==> flow/design.v <==
module dataMemory(clk,rst,addr,wdata,w_en,rdata,monitor_addr,monitor_data);
input clk,rst,w_en;
input [7:0] addr;
input [15:0] wdata;
input [3:0] monitor_addr;
output [15:0] rdata,monitor_data;
reg [15:0] memory [63:0];
assign rdata = memory[addr];
assign monitor_data = memory[monitor_addr];
always@(negedge clk) begin
	if(w_en)memory[addr] = wdata;
end
endmodule
# Step by step through the tools: dataMemory
# What the tools print for dataMemory, step after step.
# Lines are those of the file above, counted from 1.
# Operators: Yosys type, input widths -> output width; for muxes data width and select width s.
# Cell names lack the library's common part.
# A cell with n/a has no value.
[setup]
top = "dataMemory"
clock = "clk"
lib = "sky130hd"
pvt_corner = "tt_025C_1v80"

# After elaboration
# Counts by Yosys on the flattened word-level netlist (proc, flatten, opt, wreduce; memories kept). Register bits leave out memories and registers merged into their read ports (data or address); mux counts leave out enables and synchronous resets folded into registers. Print and check cells are left out. Cells with the same type and inputs are merged into one.
# Memory sizes are those after Yosys's memory passes, which may raise the word count (mostly to a power of two), join words into wider ones and drop unused or constant bits.
[op_classes]
n_mux = 3
[ops]
columns = ["cell", "n"]
rows = [
  ["$mux 16", 1],
  ["$mux 6", 1],
  ["$mux 1", 1],
]
[word_totals]
register_bits = 0
ram_bits = 1024
memories = 1
in_bits = 31
output_inout_bits = 32
wordCells = 4
[mem_list]
columns = ["memory", "words", "width", "rd", "write_ports", "line_no", "text"]
rows = [
  ["memory", 64, 16, 2, 1, 7, "reg [15:0] memory [63:0];"],
]

# Logic depth
# Yosys ltp: most cells in a row. Word level: on the elaborated netlist, between registers, memories and ports. Mapped: between sequential cells and ports; inverters and the memories' decode and read muxes count.
[logic_depth]
depth_word = 1
abc_area = 1
depth_mapped = 15
depth_no_buf = 11

# Mapped cells and area
# The flow's flattened synthesis, as Yosys stat reports it; memories are mapped. The netlist is that of the ABC_AREA named above (0 if unset); the other value can give another one.
[types]
columns = ["type", "n", "type_area_um2"]
rows = [
  ["edfxtp_1", 1024, 3.07E+04],
  ["nand2_1", 2799, 1.05E+04],
  ["nor2_1", 229, 859.574],
  ["o21ai_0", 152, 760.73],
  ["buf_2", 121, 605.581],
  ["clkbuf_1", 93, 349.085],
  ["o221ai_1", 34, 297.786],
  ["inv_1", 54, 202.694],
  ["o211ai_1", 27, 202.694],
  ["buf_4", 24, 180.173],
  ["nand3_1", 33, 165.158],
  ["a21oi_1", 28, 140.134],
  ["nor3_2", 8, 80.077],
  ["buf_6", 7, 78.826],
  ["o21ai_1", 11, 55.053],
  ["o22ai_1", 8, 50.048],
  ["buf_1", 13, 48.797],
  ["inv_2", 8, 30.029],
]
# Other cell types: 4; their cells: 11.
[mapped]
mapped_cells = 4684
synth_area_um2 = 45428.6
sequential_area_um2 = 30749.5
ff_cells = 1024
buf_cells = 260

# Record of 2 stored runs of the RTL-to-layout flow on dataMemory, platform sky130hd. The runs are unordered. Constraints: input delay and output delay 20% of the set period each, output load 0.01 pF.
# "totalPower_mw" rests on the timing tool's default activity at the inputs, not on a simulated workload.

[[run]]
name = "flow run 1"
[run.settings]
period_ns = 4.99
CORE_UTILIZATION = 65
PLACE_DENSITY = 0.56
CORE_MARGIN = 7
ABC_AREA = 1
GPL_TIMING_DRIVEN = 0
CAP_MARGIN = 15
SLEW_MARGIN = 15
MAX_ROUTING_LAYER = "met5"
[run.results]
final_stdcell_area_um2 = 58488.6
setup_ws_ns = -0.871
design_die_area_um2 = 77487.1
tns_ns = -25.014
yosys_chip_area_um2 = 45428.6
totalPower_mw = 23.511
layout_utilization_pct = 85.0
hold_ws_ns = 2.647

[[run]]
name = "flow run 2"
[run.settings]
period_ns = 4.78
CORE_UTILIZATION = 59
SETUP_SLACK_MARGIN = -0.43
PLACE_DENSITY_LB_ADDON = 0.2
CORE_ASPECT_RATIO = 1.33
CELL_PAD_IN_SITES_DETAIL_PLACEMENT = 1
TNS_END_PERCENT = 80
ABC_AREA = 0
GPL_ROUTABILITY_DRIVEN = 0
CTS_CLUSTER_SIZE = 58
CTS_CLUSTER_DIAMETER = 185
CAP_MARGIN = 25
MIN_ROUTING_LAYER = "met2"
CORE_MARGIN = 2
SLEW_MARGIN = 20
[run.results]
outcome = "did not finish, routing stopped with GRT-0116"
